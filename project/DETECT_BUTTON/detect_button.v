==> flow/design.v <==
module detect_button ( p_reset , m_clock , BT , RANK_OUT , reset );
  input p_reset, m_clock;
  wire p_reset, m_clock;
  input [4:0] BT;
  wire [4:0] BT;
  output [24:0] RANK_OUT;
  wire [24:0] RANK_OUT;
  input reset;
  wire reset;
  reg [4:0] sync0_bt;
  reg [4:0] sync1_bt;
  reg [4:0] sync2_bt;
  wire [4:0] bt_edge;
  reg [4:0] count;
  reg [4:0] _rank_rank;
  reg [4:0] _rank_1_rank;
  reg [4:0] _rank_2_rank;
  reg [4:0] _rank_3_rank;
  reg [4:0] _rank_4_rank;
  wire _net_0;
  wire _net_1;
  wire _net_2;
  wire _net_3;
  wire _net_4;
  wire _net_5;
  wire [24:0] _net_6;
  wire [4:0] _net_7;
  wire [24:0] _net_8;
  wire [4:0] _net_9;
  wire [24:0] _net_10;
  wire [4:0] _net_11;
  wire [24:0] _net_12;
  wire [4:0] _net_13;
  wire [24:0] _net_14;
  wire [4:0] _net_15;
  wire [24:0] _net_16;
   assign  bt_edge = ((sync2_bt^sync1_bt)&(~sync2_bt));
   assign  _net_0 = ((bt_edge[0])&(~(|_rank_rank)));
   assign  _net_1 = ((bt_edge[1])&(~(|_rank_1_rank)));
   assign  _net_2 = ((bt_edge[2])&(~(|_rank_2_rank)));
   assign  _net_3 = ((bt_edge[3])&(~(|_rank_3_rank)));
   assign  _net_4 = ((bt_edge[4])&(~(|_rank_4_rank)));
   assign  _net_5 = (bt_edge != 5'b00000);
   assign  _net_6 = 25'b0000000000000000000000000;
   assign  _net_7 = _rank_rank;
   assign  _net_8 = ({(_net_6[24:5]),_net_7});
   assign  _net_9 = _rank_1_rank;
   assign  _net_10 = ({(_net_8[24:10]),_net_9,(_net_8[4:0])});
   assign  _net_11 = _rank_2_rank;
   assign  _net_12 = ({(_net_10[24:15]),_net_11,(_net_10[9:0])});
   assign  _net_13 = _rank_3_rank;
   assign  _net_14 = ({(_net_12[24:20]),_net_13,(_net_12[14:0])});
   assign  _net_15 = _rank_4_rank;
   assign  _net_16 = ({_net_15,(_net_14[19:0])});
   assign  RANK_OUT = _net_16;
always @(posedge m_clock or negedge p_reset)
  begin
if (~p_reset)
     sync0_bt <= 5'b00000;
else   sync0_bt <= BT;
end
always @(posedge m_clock or negedge p_reset)
  begin
if (~p_reset)
     sync1_bt <= 5'b00000;
else   sync1_bt <= sync0_bt;
end
always @(posedge m_clock or negedge p_reset)
  begin
if (~p_reset)
     sync2_bt <= 5'b00000;
else   sync2_bt <= sync1_bt;
end
always @(posedge m_clock or negedge p_reset)
  begin
if (~p_reset)
     count <= 5'b00000;
else if ((reset)|(_net_5)) 
      count <= ((reset) ?5'b00000:5'b0)|
    ((_net_5) ?(count+5'b00001):5'b0);
end
always @(posedge m_clock)
  begin
if ((reset)|(_net_0)) 
      _rank_rank <= ((reset) ?5'b00000:5'b0)|
    ((_net_0) ?count:5'b0);
end
always @(posedge m_clock)
  begin
if ((reset)|(_net_1)) 
      _rank_1_rank <= ((reset) ?5'b00000:5'b0)|
    ((_net_1) ?count:5'b0);
end
always @(posedge m_clock)
  begin
if ((reset)|(_net_2)) 
      _rank_2_rank <= ((reset) ?5'b00000:5'b0)|
    ((_net_2) ?count:5'b0);
end
always @(posedge m_clock)
  begin
if ((reset)|(_net_3)) 
      _rank_3_rank <= ((reset) ?5'b00000:5'b0)|
    ((_net_3) ?count:5'b0);
end
always @(posedge m_clock)
  begin
if ((reset)|(_net_4)) 
      _rank_4_rank <= ((reset) ?5'b00000:5'b0)|
    ((_net_4) ?count:5'b0);
end
endmodule
# Tool chain data of detect_button
# What the tools print for detect_button, step after step.
# Line numbers count from 1 in the design file above.
# Operators carry their Yosys type and port widths (W data, S select, Z words).
# Library cell names are shortened.
# A cell with n/a has no value.
[inputs] top="detect_button" clk_port="m_clock" lib="sky130hd" pvt_corner="tt_025C_1v80"

# Elaborated design
# Source: Yosys, flattened and elaborated, memories not mapped. Widths are those after wreduce; folded enables and synchronous resets count as part of the registers. Registers that Yosys merges into a memory's read port (data or address) are not register bits. Print and check cells do not count. Equal cells are merged and count once.
[word_totals] inputBits=8 elab_cells=36 register_bits=45 output_inout_bits=25
[op_classes] add_sub_neg=1 reduce_logical=6 muxes=1 n_logic=19
[op_table] cell="$reduce_or A5 Y1" n=5
[op_table] cell="$or A1 B1 Y1" n=6
[op_table] cell="$and A1 B1 Y1" n=5
[op_table] cell="$not A1 Y1" n=5
[op_table] cell="$add A5 B1 Y5 const B" n=1
[op_table] cell="$and A5 B5 Y5" n=1
[op_table] cell="$xor A5 B5 Y5" n=1
[op_table] cell="$not A5 Y5" n=1
[op_table] cell="$reduce_bool A5 Y1" n=1
[op_table] cell="$mux W5" n=1

# Logic depth
# Depth = most cells in a row (Yosys ltp): at word level without a register or memory, in the mapped netlist without a sequential cell, where the memories' decode and read muxes count.
[depth] depth_word=4 ABC_AREA=1 ltp_mapped=7 depth_no_buf=7

# Netlist
# The flow's flattened synthesis, as Yosys stat reports it; memories are mapped. The netlist is that of the ABC_AREA named above (0 if unset); the other value can give another one.
[synth_totals] buffers=0 synth_area_um2=1717.9 cells=132 seqArea_um2=1251.2 ff_cells=45
[types] cell="edfxtp_1" n=25 area_total_um2=750.72
[types] cell="dfrtp_1" n=20 area_total_um2=500.48
[types] cell="nor2_1" n=26 area_total_um2=97.594
[types] cell="nand2_1" n=20 area_total_um2=75.072
[types] cell="nor3_2" n=5 area_total_um2=50.048
[types] cell="nand2_4" n=4 area_total_um2=45.043
[types] cell="inv_1" n=9 area_total_um2=33.782
[types] cell="nand4_1" n=5 area_total_um2=31.28
[types] cell="xor2_1" n=3 area_total_um2=26.275
[types] cell="nor2_8" n=1 area_total_um2=20.019
[types] cell="nor3_1" n=4 area_total_um2=20.019
[types] cell="ha_1" n=1 area_total_um2=12.512
[types] cell="nand2_2" n=2 area_total_um2=12.512
[types] cell="nor2_4" n=1 area_total_um2=11.261
[types] cell="nand3_1" n=2 area_total_um2=10.01
[types] cell="nand3_2" n=1 area_total_um2=10.01
[types] cell="inv_2" n=2 area_total_um2=7.507
[types] cell="clkinv_1" n=1 area_total_um2=3.754

# Worst setup path after synthesis
# OpenSTA on the mapped netlist: ideal clock, no wires. The path of least setup slack (recovery checks aside). Input and output delay are each 20% of the period. Register names are those of the netlist, which keeps one name where synthesis merged equal registers.
[synth_path] kind="register -> register" from="register (name not given)" to="register (name not given)" launch_ns=0.000 delay_ns=1.229 path_stages=4 required_time_ns=1.486 tclk_ns=1.8 setup_ns=0.314 path_buffers=0 t_arrival_ns=0.915 slack_ns=0.571 period_less_setup_slack_ns=1.229
# "delay_ns" = arrival - input delay + setup time.
# "path_stages" counts driving pins, that of a launching flip-flop among them; a cell with two outputs on the path counts twice.
# "period_less_setup_slack_ns" = period - worst setup slack (recovery checks aside). The figure is calculated, with input and output delays left at 20% of the set period.
# The rows between start and end are the longest chain of elaborated cells between them; the timing report does not say that the signal goes this way. Where chains are equally long, one stands for them.
# A line is the first line of the expression or statement that the cell stems from. Yosys adds cells for indexed reads and writes and turns some case tables into memories.
[synth_between] path_cell_list="edfxtp_1 -> nor3_2 -> nand3_2 -> nand2_1" elab_chain_len=4 cells_between=4 cone_lines=2 cone_classes="logic (3); reduce/logical (1)"
[synth_lines] item="start, declared" line=17
[synth_lines] item="start, assigned" line=97
[synth_lines] item="$reduce_or A5 Y1" line=40
[synth_lines] item="$not A1 Y1" line=40
[synth_lines] item="$and A1 B1 Y1" line=40
[synth_lines] item="$or A1 B1 Y1" line=96 rtl="if ((reset)|(_net_2))"
[synth_lines] item="end, assigned" line=97
[synth_lines] item="end, declared" line=17

# Timing after layout
# Path of least setup slack in the final report of entry A (OpenROAD, finished layout, wires in). Where an end is a register, its clock arrival counts in the times.
[layout_path] kind="register -> output" from="register (name not given)" to="output port (name not given)" t_arrival_ns=1.33 launch_ns=0.36 path_buffers=1 tclk_ns=1.96 required_time_ns=1.57 slack_ns=0.24 out_delay_ns=0.39 path_stages=2
[layout_between] path_cell_list="edfxtp_1 -> clkdlybuf4s50_1" elab_chain_len=0 cells_between=0 cone_lines=0
[layout_lines] item="start, declared" line=18
[layout_lines] item="start, assigned" line=103
[layout_lines] item="end, declared" line=6

Data sheet: physical implementation of detect_button

detect_button through Yosys and OpenROAD on sky130hd: 2 stored runs, unordered, with their settings and measured results. The constraints put input and output delay at 20% of the set period each and load the outputs with 0.01 pF.
"period_less_ws_ns" is the run's clock period less its worst setup slack. It is reckoned from that one timing run; input and output delays stay at 20% of the period that was set.
"worst_setup_path_time_ns" is the time allowed to the run's worst setup path (the clock period less input and output delay, where it has them) less its slack. Clock arrival times count: a late capture clock shortens it, a late launch clock lengthens it.
"power_w" is the tool's figure for a default switching activity; nothing was simulated.

[flow] entry A: files
==> flow/run.sh <==
#!/bin/bash
# the make line also repeats the synthesis and layout settings of config.mk as NAME=value (left out here)
make -C /OpenROAD-flow-scripts/flow DESIGN_CONFIG=/design/flow/config.mk WORK_HOME=/design/flow/orfs CLKGATE_MAP_FILE= finish
==> flow/config.mk <==
export PLATFORM = sky130hd
export DESIGN_NAME = detect_button
export DESIGN_NICKNAME = detect_button
export VERILOG_FILES = /design/flow/design.v
export SDC_FILE = /design/flow/constraint.sdc
export NUM_CORES = 4
export LEC_CHECK = 0
export ABC_AREA = 1
export CAP_MARGIN = 0
export CORE_MARGIN = 2
export CORE_UTILIZATION = 64
export CTS_CLUSTER_SIZE = 80
export GPL_TIMING_DRIVEN = 0
export PLACE_DENSITY = 0.94
export SLEW_MARGIN = 20
==> flow/constraint.sdc <==
create_clock -name core_clock -period 1.96 [get_ports {m_clock}]
set_input_delay 0.3920 -clock core_clock [delete_from_list [all_inputs] [get_ports {m_clock}]]
set_output_delay 0.3920 -clock core_clock [all_outputs]
set_load 0.01 [all_outputs]

[flow] entry A: metrics
[metrics] yosys_chip_area_um2 = 1717.9
[metrics] die_area_um2 = 3114.8
[metrics] cell_area_final_um2 = 2134.6
[metrics] final_util_pct = 85.4
[metrics] setup_worst_slack_ns = 0.236
[metrics] timing.setup.tns_ns = 0.000
[metrics] power_w = 0.001951
[metrics] period_less_ws_ns = 1.724
[metrics] worst_setup_path_time_ns = 1.33
[metrics] timing.worst_path_kind = register -> output

[flow] entry B: files
==> flow/run.sh <==
#!/bin/bash
# the make line also repeats the synthesis and layout settings of config.mk as NAME=value (left out here)
make -C /OpenROAD-flow-scripts/flow DESIGN_CONFIG=/design/flow/config.mk WORK_HOME=/design/flow/orfs CLKGATE_MAP_FILE= finish
==> flow/config.mk <==
export PLATFORM = sky130hd
export DESIGN_NAME = detect_button
export DESIGN_NICKNAME = detect_button
export VERILOG_FILES = /design/flow/design.v
export SDC_FILE = /design/flow/constraint.sdc
export NUM_CORES = 4
export LEC_CHECK = 0
export CAP_MARGIN = 20
export CORE_MARGIN = 2
export CORE_UTILIZATION = 40
export SLEW_MARGIN = 20
==> flow/constraint.sdc <==
create_clock -name core_clock -period 1.4 [get_ports {m_clock}]
set_input_delay 0.2800 -clock core_clock [delete_from_list [all_inputs] [get_ports {m_clock}]]
set_output_delay 0.2800 -clock core_clock [all_outputs]
set_load 0.01 [all_outputs]

[flow] entry B: metrics
[metrics] yosys_chip_area_um2 = 1767.9
[metrics] die_area_um2 = 4967.4
[metrics] cell_area_final_um2 = 2463.6
[metrics] final_util_pct = 57.4
[metrics] setup_worst_slack_ns = -0.189
[metrics] timing.setup.tns_ns = -6.007
[metrics] power_w = 0.002866
[metrics] period_less_ws_ns = 1.589
[metrics] worst_setup_path_time_ns = 1.59
[metrics] timing.worst_path_kind = register -> register
